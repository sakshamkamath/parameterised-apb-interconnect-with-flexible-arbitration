==> flow/design.v <==
module APB_FIFO #(
    parameter MEM_DEPTH = 1,
    parameter MEM_WIDTH = 1
)(
    input    wire		      	  	  rst_n,
    input    wire    		          clk,
    input    wire    		      	  wr_en,
    input    wire  [MEM_WIDTH - 1:0]  wr_data,
    input    wire    		      	  rd_en,
    output   wire  [MEM_WIDTH - 1:0]  rd_data,
    output   wire		      		  empty, 
    output   wire    		      	  full, 
    output   wire		      		  empty_pre, 
    output   wire    		      	  full_pre,
    output   wire		      		  trnscn_cont 
);
localparam PTR_WIDTH = $clog2(MEM_DEPTH);
logic [PTR_WIDTH  :0]  rd_ptr;
logic [PTR_WIDTH  :0]  wr_ptr;
logic [MEM_DEPTH - 1:0][MEM_WIDTH - 1:0]FIFO_MEM;  
always_ff @(posedge clk) begin : FIFO_WR_CTRL_BLOCK
    if(!rst_n)begin : RST_EN_BLOCK
	FIFO_MEM    <=   '0;
	wr_ptr	    <=   'h0;
    end : RST_EN_BLOCK
    else begin : RST_DIS_BLOCK
	if(wr_en && !full)begin : WR_DATA_BLOCK
	    FIFO_MEM[wr_ptr]	<= wr_data;
	    wr_ptr		<= wr_ptr + 1'b1;
	end : WR_DATA_BLOCK
    end : RST_DIS_BLOCK
end : FIFO_WR_CTRL_BLOCK
always_ff @(posedge clk) begin : FIFO_RD_CTRL_BLOCK
    if(!rst_n)begin : RST_EN_BLOCK
	FIFO_MEM    <=   '0;
	rd_ptr	    <=   'h0;
    end : RST_EN_BLOCK
    else begin : RST_DIS_BLOCK
	if(rd_en && !empty)begin : RD_DATA_BLOCK
	    rd_ptr		<= rd_ptr + 1'b1;
	end : RD_DATA_BLOCK
    end : RST_DIS_BLOCK
end : FIFO_RD_CTRL_BLOCK
assign full	 = ((wr_ptr ^ rd_ptr) == (1 << PTR_WIDTH)) ? 1'b1 : 1'b0 ;
assign empty	 = (wr_ptr == rd_ptr) ? 1'b1 : 1'b0 ;
assign full_pre	 = (((wr_ptr + 1'b1) ^ rd_ptr) == (1 << PTR_WIDTH)) ? 1'b1 : 1'b0 ;
assign empty_pre = (wr_ptr == (rd_ptr + 1'b1)) ? 1'b1 : 1'b0 ;
assign rd_data  = FIFO_MEM[rd_ptr[PTR_WIDTH - 1:0]];
assign trnscn_cont = (FIFO_MEM[rd_ptr[PTR_WIDTH - 1:0]] == FIFO_MEM[rd_ptr[PTR_WIDTH - 1:0] + 1'b1]);
endmodule
module APB_MASTER #(
    parameter MEM_DEPTH        = 1,
    parameter ADDR_WIDTH       = 16,
    parameter DATA_WIDTH       = 32,
    parameter SLAVE_ID_WIDTH   = 1,
    parameter NO_OF_SLAVES     = 1,
    parameter PSEL_WIDTH       = NO_OF_SLAVES
)(
    input   wire				    I_PCLK,
    input   wire				    I_PRESETN,
    input   wire    [ADDR_WIDTH - 1:0]  	TB_PADDR,
    input   wire				    		TB_PADDR_VALID,
    output  wire				        	TB_PADDR_READY,
    input   wire    [DATA_WIDTH - 1:0]  	TB_PWDATA,
    input   wire				    		TB_PWDATA_VALID,
    output  wire				    		TB_PWDATA_READY,
    input   wire				    		TB_PWRITE,
    input   wire    [SLAVE_ID_WIDTH - 1:0]	TB_PSLAVE_ID,
    input   wire				    		I_PREADY,
    input   wire    [DATA_WIDTH - 1:0]      I_PRDATA,
    input   wire				    		I_PSLVERR,
    output  wire    [PSEL_WIDTH - 1:0]	    O_PSEL,
    output  wire			 	    		O_PENABLE,
    output  wire				    		O_PWRITE,
    output  wire    [ADDR_WIDTH - 1:0]      O_PADDR,
    output  wire    [DATA_WIDTH - 1:0]      O_PWDATA
);
struct packed { 
		        logic fifo_empty      ;
				logic fifo_full       ;
				logic fifo_empty_pre  ;
				logic fifo_full_pre   ;
				logic trnscn_cont     ;
	          } addr_fifo_status_t;
struct packed { 
				logic fifo_empty      ;
				logic fifo_full       ;
				logic fifo_empty_pre  ;
				logic fifo_full_pre   ;
	          } wdata_fifo_status_t;
struct packed { 
				logic fifo_rd_en  ;
	          } addr_fifo_rd_ctrl_t;
struct packed { 
				logic fifo_rd_en ;
	      	  } wdata_fifo_rd_ctrl_t;
struct packed { 
				logic [SLAVE_ID_WIDTH - 1:0] fifo_rd_data_pslave_id ;
				logic 			     		 fifo_rd_data_pwrite    ;
				logic [ADDR_WIDTH - 1:0]     fifo_rd_data_paddr     ;
	      	  } addr_fifo_out_t;
struct packed { 
                logic [DATA_WIDTH - 1:0] fifo_rd_data ;
	          } wdata_fifo_out_t;
struct packed { 
				logic [PSEL_WIDTH - 1:0]     psel    ;
				logic			             penable ;
				logic 			             pwrite  ;
				logic [ADDR_WIDTH - 1:0]     paddr   ;
				logic [DATA_WIDTH - 1:0]     pwdata  ;
              } apb_output_bus_t;
logic [ADDR_WIDTH + SLAVE_ID_WIDTH :0] master_addr_fifo_in;
logic [PSEL_WIDTH - 1:0] w_one_hot_psel;
assign master_addr_fifo_in = {TB_PSLAVE_ID, TB_PWRITE, TB_PADDR};
enum {IDLE_BIT	    = 0,
      SETUP_BIT	    = 1, 
      ACCESS_BIT    = 2 
} state_bit;
enum logic[2:0] {IDLE	= 3'b001 << IDLE_BIT,
		 SETUP	= 3'b001 << SETUP_BIT,
		 ACCESS = 3'b001 << ACCESS_BIT
		}APB_State, APB_NxtState;
always_ff @(posedge I_PCLK)begin : APB_FSM
    if(!I_PRESETN)begin
	APB_State   <=   IDLE;
    end
    else begin
	APB_State   <=   APB_NxtState;
    end
end : APB_FSM
always_comb begin : NXT_STATE_LOGIC
    APB_NxtState = APB_State;
    case(1'b1) 
	  APB_State[IDLE_BIT]	: begin
				      		  if(addr_fifo_status_t.fifo_empty != 1'b1 ) begin 
				          		APB_NxtState = SETUP;
				      		  end
				  			  end
	  APB_State[SETUP_BIT]	: begin
				      		  APB_NxtState = ACCESS;
				  			  end
	  APB_State[ACCESS_BIT]	: begin
				      		  if(I_PREADY) begin
					          	if(addr_fifo_status_t.fifo_empty_pre != 1'b1 && addr_fifo_status_t.trnscn_cont == 1'b1) APB_NxtState = SETUP;
					  			else APB_NxtState = IDLE;
                              end
				  			  end
    endcase
end : NXT_STATE_LOGIC
always_comb begin : PSEL_DEC_TO_ONE_HOT_LOGIC
    w_one_hot_psel = '0;
    w_one_hot_psel[addr_fifo_out_t.fifo_rd_data_pslave_id] = 1'b1;
end : PSEL_DEC_TO_ONE_HOT_LOGIC
assign apb_output_bus_t.psel    = {PSEL_WIDTH{(APB_State != IDLE)}} & w_one_hot_psel; 
assign apb_output_bus_t.penable = (APB_State == ACCESS);
assign apb_output_bus_t.pwrite  = ^(apb_output_bus_t.psel) && addr_fifo_out_t.fifo_rd_data_pwrite; 
assign apb_output_bus_t.paddr   = addr_fifo_out_t.fifo_rd_data_paddr;
assign apb_output_bus_t.pwdata  = wdata_fifo_out_t.fifo_rd_data;
assign addr_fifo_rd_ctrl_t.fifo_rd_en  = (APB_State == ACCESS) && I_PREADY;
assign wdata_fifo_rd_ctrl_t.fifo_rd_en = (APB_State == ACCESS) && I_PREADY;
APB_FIFO #(.MEM_DEPTH(MEM_DEPTH), 
           .MEM_WIDTH(ADDR_WIDTH + 1 + SLAVE_ID_WIDTH)
)apb_master_addr_fifo(
    .rst_n	(I_PRESETN),
    .clk	(I_PCLK),
    .wr_en	(TB_PADDR_VALID),
    .wr_data	(master_addr_fifo_in),
    .rd_en	(addr_fifo_rd_ctrl_t.fifo_rd_en),
    .rd_data	(addr_fifo_out_t),
    .empty	(addr_fifo_status_t.fifo_empty), 
    .full	(addr_fifo_status_t.fifo_full), 
    .empty_pre	(addr_fifo_status_t.fifo_empty_pre), 
    .full_pre	(addr_fifo_status_t.fifo_full_pre),
    .trnscn_cont(addr_fifo_status_t.trnscn_cont) 
);
APB_FIFO #(.MEM_DEPTH(MEM_DEPTH), 
           .MEM_WIDTH(DATA_WIDTH)
)apb_master_wdata_fifo(
    .rst_n	  (I_PRESETN),
    .clk	  (I_PCLK),
    .wr_en	  (TB_PWDATA_VALID),
    .wr_data  (TB_PWDATA),
    .rd_en	  (wdata_fifo_rd_ctrl_t.fifo_rd_en),
    .rd_data  (wdata_fifo_out_t.fifo_rd_data),
    .empty	  (wdata_fifo_status_t.fifo_empty), 
    .full	  (wdata_fifo_status_t.fifo_full), 
    .empty_pre(wdata_fifo_status_t.fifo_empty_pre), 
    .full_pre (wdata_fifo_status_t.fifo_full_pre),
    .trnscn_cont() 
);
assign O_PSEL     =  apb_output_bus_t.psel    ;
assign O_PENABLE  =  apb_output_bus_t.penable ;
assign O_PWRITE   =  apb_output_bus_t.pwrite  ;
assign O_PADDR    =  apb_output_bus_t.paddr   ;
assign O_PWDATA   =  apb_output_bus_t.pwdata  ; 
assign TB_PADDR_READY  = TB_PADDR_VALID && !addr_fifo_status_t.fifo_full;
assign TB_PWDATA_READY  = TB_PWDATA_VALID && !wdata_fifo_status_t.fifo_full;
endmodule
Step by step through the tools: APB_MASTER. The steps from the RTL of APB_MASTER to its reports follow in flow order. Lines are those of the file above, counted from 1. Operators: Yosys type, input widths -> output width; for muxes data width and select width s. Cell names lack the library's common part. The mark -- stands for no value.

Top: APB_MASTER. Clock input: I_PCLK. Cell library: sky130hd. Corner: tt_025C_1v80.

After elaboration. Counts by Yosys on the flattened word-level netlist (proc, flatten, opt, wreduce; memories kept). Register bits leave out memories and registers merged into their read ports (data or address). Print and check cells are left out. Cells with the same type and inputs are merged into one.

Add/subtract/negate cells: 4. $mul: 0. Divide/modulo/power cells: 0. The entry for magnitude comparators reads 0. Under equal/unequal tests stands 6. Under shifts and indexed selects stands 0. For muxes and demuxes the number is 9. The entry for bitwise logic cells reads 2. The entry for reductions and logical operators reads 9.

Operators with widths (count): $eq 32x1->1 const B (2); $mux 3 (5); $logic_and 1x1->1 (5); $add 1x1->1 const B (4); $logic_not 1->1 (4); $mux 1 (4); $eq 3x3->1 const B (1); $eq 1x1->1 (2); $xor 1x1->1 (2); $ne 2x2->1 const B (1).

The figure for bits in registers is 7. Bits in latches: 0. The entry for memory bits (writable) reads 0. Bits in read-only memories: 0. The figure for word width x clocked read ports is 0. Memory cells: 0. For bits of input ports the number is 88. For output and inout port bits the number is 53. The entry for word-level cells reads 36.

Longest topological paths. Depth = most cells in a row (Yosys ltp): at word level without a register or memory, in the mapped netlist without a sequential cell, where the memories' decode and read muxes count.

Word-level depth: 5. ABC_AREA: 0. For gate-level depth with buffers the number is 3. For mapped depth without buffers the number is 2.

Synthesis result. Yosys stat after the flow's synthesis: flattened, memories mapped to cells. It holds for the ABC_AREA given above (unset counts as 0); a run with the other value may have another netlist. Totals and module areas in this step are rounded.

Cell count: 84. The figure for chip area (Yosys) is 713 um^2. The entry for sequential area reads 140 um^2. For flip-flop cells the number is 7. The entry for buffer cells reads 51.

Cell types: buf_4 (count 50, area in all 375.36 um^2); dfxtp_1 (count 7, area in all 140.134 um^2); nor4bb_4 (count 1, area in all 25.024 um^2); mux2i_1 (count 2, area in all 20.019 um^2); xnor2_1 (count 2, area in all 17.517 um^2); nand2_1 (count 4, area in all 15.014 um^2); and2_1 (count 2, area in all 12.512 um^2); nand2b_1 (count 2, area in all 12.512 um^2); nand4bb_1 (count 1, area in all 11.261 um^2); o211a_1 (count 1, area in all 10.01 um^2); a211o_1 (count 1, area in all 8.758 um^2); xor2_1 (count 1, area in all 8.758 um^2); a211oi_1 (count 1, area in all 7.507 um^2); nand3b_1 (count 1, area in all 7.507 um^2); nor3b_1 (count 1, area in all 7.507 um^2); o211ai_1 (count 1, area in all 7.507 um^2); a21oi_1 (count 1, area in all 5.005 um^2); buf_2 (count 1, area in all 5.005 um^2).

Not listed: further types 4, cells in them 4. The figures by module come from a second, unflattened synthesis with its own total; it is not the netlist above.

Under cell total of the unflattened synthesis stands 105. Under area (unflattened synthesis) stands 818 um^2.

Rows give one instance, submodules left out.

Modules: APB_FIFO (times used 1, cells 49, area 373 um^2, seq. area 40.0 um^2); APB_FIFO (times used 1, cells 35, area 268 um^2, seq. area 40.0 um^2); APB_MASTER (times used 1, cells 21, area 178 um^2, seq. area 60.1 um^2).

Timing after synthesis. Path of least setup slack by OpenSTA after synthesis, without wires, with an ideal clock, recovery checks aside; 20% of the period is set as input and as output delay. Where synthesis merged equal registers, the netlist keeps one of their names.

Path type: register -> output. Start: register apb_master_addr_fifo.wr_ptr. End: output TB_PADDR_READY. The figure for clock period is 1.53 ns. Under output delay stands 0.306 ns. Time at the first pin: 0.000 ns. Arrival time: 0.689 ns. Under required time stands 1.224 ns. Under path slack stands 0.535 ns. For path delay the number is 0.689 ns. Stages on the path: 3. For buffers on the path the number is 0. Period reached after synthesis: 0.995 ns.

"path delay" is the arrival time less input delay plus setup time. At an output port there is no setup time. "stages on the path": output pins that drive a net of the path, with the launching flip-flop's if there is one; two outputs of one cell count as two. "period reached after synthesis" is the clock period less the worst setup slack; recovery checks do not enter. This is arithmetic on one report: input and output delays are still those of the set period (20% each). Between the ends stands the longest chain of elaborated cells between them, by number of cells; it is not shown to be the way that was timed. Of several equally long chains one is given. Each line given opens the expression or statement behind the cell; cells for indexed reads and writes are added by Yosys, which also makes memories of some case tables.

Path through: dfxtp_1 -> xnor2_1 -> and2_1. Cells in the longest elaborated chain: 5. Under elaborated cells between the ends (all ways) stands 5. Those cells by class: eq/ne (1); mux (1); logic (1); reduce/logical (2).

RTL lines, path after synthesis: start: declaration (RTL line 19) `logic [PTR_WIDTH  :0]  wr_ptr;`; start: assignment (RTL line 24) `wr_ptr <= 'h0;`; start: assignment (RTL line 29) `wr_ptr <= wr_ptr + 1'b1;`; $xor 1x1->1 (RTL line 44) `assign full = ((wr_ptr ^ rd_ptr) == (1 << PTR_WIDTH)) ? 1'b1 : 1'b0 ;`; $eq 32x1->1 (RTL line 44); $mux 1 (RTL line 44); $logic_not 1->1 (RTL line 196) `assign TB_PADDR_READY  = TB_PADDR_VALID && !addr_fifo_status_t.fifo_full;`; $logic_and 1x1->1 (RTL line 196); end: declaration (RTL line 63) `output wire TB_PADDR_READY,`.

Path in the finished layout. Path of least setup slack in the final report of run 1 (OpenROAD, finished layout, wires in). Where an end is a register, its clock arrival counts in the times.

Path type: input -> output. Start: input TB_PADDR_VALID. End: output TB_PADDR_READY. The figure for clock period is 1.25 ns. The entry for external input delay reads 0.25 ns. Under output delay stands 0.25 ns. Time at the first pin: 0.25 ns. Arrival time: 0.99 ns. Under required time stands 1.00 ns. Under path slack stands 0.01 ns. Stages on the path: 3. For buffers on the path the number is 2.

Between the ends stands the longest chain of elaborated cells between them, by number of cells; it is not shown to be the way that was timed. Of several equally long chains one is given.

Path through: clkdlybuf4s50_1 -> and2_1 -> buf_2. Cells in the longest elaborated chain: 1. Under elaborated cells between the ends (all ways) stands 1. Those cells by class: reduce/logical (1).

RTL lines, path after layout: start: declaration (RTL line 62) `input wire TB_PADDR_VALID,`; $logic_and 1x1->1 (RTL line 196) `assign TB_PADDR_READY  = TB_PADDR_VALID && !addr_fifo_status_t.fifo_full;`; end: declaration (RTL line 63) `output wire TB_PADDR_READY,`.

Record of 2 stored runs of the RTL-to-layout flow on APB_MASTER, platform sky130hd. The runs are unordered. Constraints: input delay and output delay 20% of the set period each, output load 0.01 pF. "achieved period" means the clock period less the worst setup slack. The figure is calculated, with input and output delays left at 20% of the set period. Results are given in rounded form.

Run 1 has these settings: period_ns 1.25; CORE_UTILIZATION 19; SETUP_SLACK_MARGIN 0.16; PLACE_DENSITY_LB_ADDON 0.12; CELL_PAD_IN_SITES_GLOBAL_PLACEMENT 0; TNS_END_PERCENT 80; GPL_TIMING_DRIVEN 0; CTS_CLUSTER_SIZE 94; CTS_CLUSTER_DIAMETER 91; CAP_MARGIN 5; SLEW_MARGIN 35; MAX_ROUTING_LAYER met5; CORE_MARGIN 2. The post-synthesis cell area comes to 713 um^2. The achieved period stands at 1.245 ns. The lowest hold slack comes to 0.355 ns. The standard-cell area after layout is 1110 um^2. The die size reads 4260 um^2. The setup slack of the worst path comes to 0.005 ns.

Run 2 has these settings: period_ns 0.753; CORE_UTILIZATION 53; SETUP_SLACK_MARGIN -0.07; PLACE_DENSITY_LB_ADDON 0.05; HOLD_SLACK_MARGIN 0.19; CORE_ASPECT_RATIO 1.81; ABC_AREA 1; CTS_CLUSTER_SIZE 22; CAP_MARGIN 40; CORE_MARGIN 2; SLEW_MARGIN 20. Outcome: did not finish, floorplanning stopped with PDN-0185.
